==> flow/design.v <==
`timescale 1ns / 1ps
module register(
  input clk,
  input RegWrite,
  input Branch,
  input Jump,
  input [31:0] pc,
  input [31:0] instru,
  input [4:0] rd,
  input [63:0] WriteData,
  output [63:0] ReadData1,
  output [63:0] ReadData2
);
  reg [63:0] RegData [31:0];  
  integer i;
  initial begin
    for (i = 0; i < 32; i = i + 1) begin
      RegData[i] = 64'b0;
    end
  end
  assign ReadData1 = RegData[instru[19:15]];
  assign ReadData2 = RegData[instru[24:20]];
  always @(negedge clk) begin
    if (Branch == 1 & Jump == 1 & instru[11:7] != 5'b0) begin
      RegData[instru[11:7]] = {32'b0, pc + 4};
    end
    if (RegWrite == 1 && rd != 5'b0) begin
      RegData[rd] = WriteData;       
    end
  end
endmodule
=== Step by step through the tools: register ===
What the tools print for register, step after step.
Lines are those of the file above, counted from 1.
Operators carry their Yosys type and port widths (W data, S select, Z words).
Library cell names are shortened.
A cell with - has no value.

* Design top: register
* Clock input: clk
* Library: sky130hd
* Corner: tt_025C_1v80

=== After elaboration ===
Counts by Yosys on the flattened word-level netlist (proc, flatten, opt, wreduce; memories kept). Register bits leave out memories and registers merged into their read ports (data or address); mux counts leave out enables and synchronous resets folded into registers. Print and check cells are left out. Cells with the same type and inputs are merged into one.
Yosys's memory passes give these memory sizes; they may raise the number of words (mostly to a power of two), join words into wider ones and drop unused or constant bits.

* Bits of input ports: 137
* Clocked read ports x word width: 0
* Memory bits (writable): 2048
* Bits in latches: 0
* ROM bits: 0
* Memories: 1
* Register bits after elaboration: 0
* Output and inout port bits: 128

{| class="wikitable"
|+ Memory list
! name !! depth !! width !! rd ports !! write ports !! line !! RTL
|-
| RegData || 32 || 64 || 2 || 2 || 14 || <nowiki>reg [63:0] RegData [31:0];</nowiki>
|}

* $lt $le $gt $ge: 0
* Divide/modulo/power cells: 0
* Reductions and logical operators: 3
* $add $sub $neg: 1
* Bitwise logic cells: 2
* Shifts and indexed selects: 0
* Equality and inequality tests: 0
* Multiply operators: 0
* Mux-type cells: 6

{| class="wikitable"
|+ Operators with widths
! cell !! number
|-
| $mux W64 || 2
|-
| $add A32 B3 Y32 const B || 1
|-
| $reduce_bool A5 Y1 || 2
|-
| $mux W5 || 2
|-
| $and A1 B1 Y1 || 2
|-
| $mux W1 || 2
|-
| $logic_and A1 B1 Y1 || 1
|}

=== Longest topological paths ===
Depth = most cells in a row (Yosys ltp): at word level without a register or memory, in the mapped netlist without a sequential cell, where the memories' decode and read muxes count.

* Depth after elaboration: 3
* ABC_AREA: 0
* Mapped depth: 9
* Mapped depth without buffers: 6

=== After synthesis ===
Yosys stat after the flow's synthesis: flattened, memories mapped to cells. It holds for the ABC_AREA given above (unset counts as 0); a run with the other value may have another netlist.

* Mapped cells: 7992
* Buffers: 992
* Sequential area: 61499.0 um2
* Chip area (Yosys): 109610.1 um2
* Flip-flops: 2048

{| class="wikitable"
|+ Cells by type
! cell !! number !! area in all (um2)
|-
| edfxtp_1 || 2048 || 6.15E+04
|-
| mux4_2 || 944 || 2.13E+04
|-
| and3_1 || 875 || 5474
|-
| a22oi_1 || 477 || 3.58E+03
|-
| clkbuf_1 || 779 || 2.92E+03
|-
| o22ai_1 || 392 || 2.45E+03
|-
| a21oi_1 || 465 || 2.33E+03
|-
| nor2_1 || 564 || 2117.03
|-
| nand2_1 || 460 || 1.73E+03
|-
| mux2i_1 || 161 || 1.61E+03
|-
| and2_1 || 139 || 869.584
|-
| o21ai_0 || 127 || 635.61
|-
| buf_2 || 122 || 610.586
|-
| nor4_1 || 93 || 581.808
|-
| buf_1 || 91 || 341.578
|-
| nand3_1 || 56 || 280.269
|-
| nand4_1 || 33 || 206.448
|-
| xnor2_1 || 22 || 192.685
|}

Other cell types: 23; their cells: 144.

Ticket comment

Settings and measured results of 2 stored flow runs for module register (sky130hd), not sorted in any way. The constraints put input and output delay at 20% of the set period each and load the outputs with 0.01 pF.
"power consumption" is the tool's figure for a default switching activity; nothing was simulated.

=== Job 1 ===
{| class="wikitable"
! Setting !! Value
|-
| period_ns || 18.5
|-
| CORE_UTILIZATION || 55
|-
| SETUP_SLACK_MARGIN || 5.0
|-
| PLACE_DENSITY_LB_ADDON || 0.29
|-
| CTS_CLUSTER_DIAMETER || 359
|-
| CAP_MARGIN || 25
|-
| MIN_ROUTING_LAYER || met2
|-
| MAX_ROUTING_LAYER || met5
|-
| CORE_MARGIN || 2
|-
| SLEW_MARGIN || 20
|}
No results, routing failed with GRT-0116.

=== Job 2 ===
{| class="wikitable"
! Setting !! Value
|-
| period_ns || 12.6
|-
| CORE_UTILIZATION || 51
|-
| SETUP_SLACK_MARGIN || 1.43
|-
| CORE_ASPECT_RATIO || 0.63
|-
| CORE_MARGIN || 2
|-
| ABC_AREA || 1
|-
| MIN_ROUTING_LAYER || met1
|-
| MAX_ROUTING_LAYER || met5
|-
| CAP_MARGIN || 20
|-
| SLEW_MARGIN || 20
|-
! Result !! Value
|-
| Setup slack of the worst path || 1.412 ns
|-
| Setup total negative slack || 0.000 ns
|-
| Die size || 235161.0 um2
|-
| Utilization after routing || 60.6 %
|-
| Worst hold slack in the final report || 5.719 ns
|-
| Standard-cell area after routing || 139603.0 um2
|-
| Yosys chip area after synthesis || 117909.3 um2
|-
| Power consumption || 19.741 mW
|}
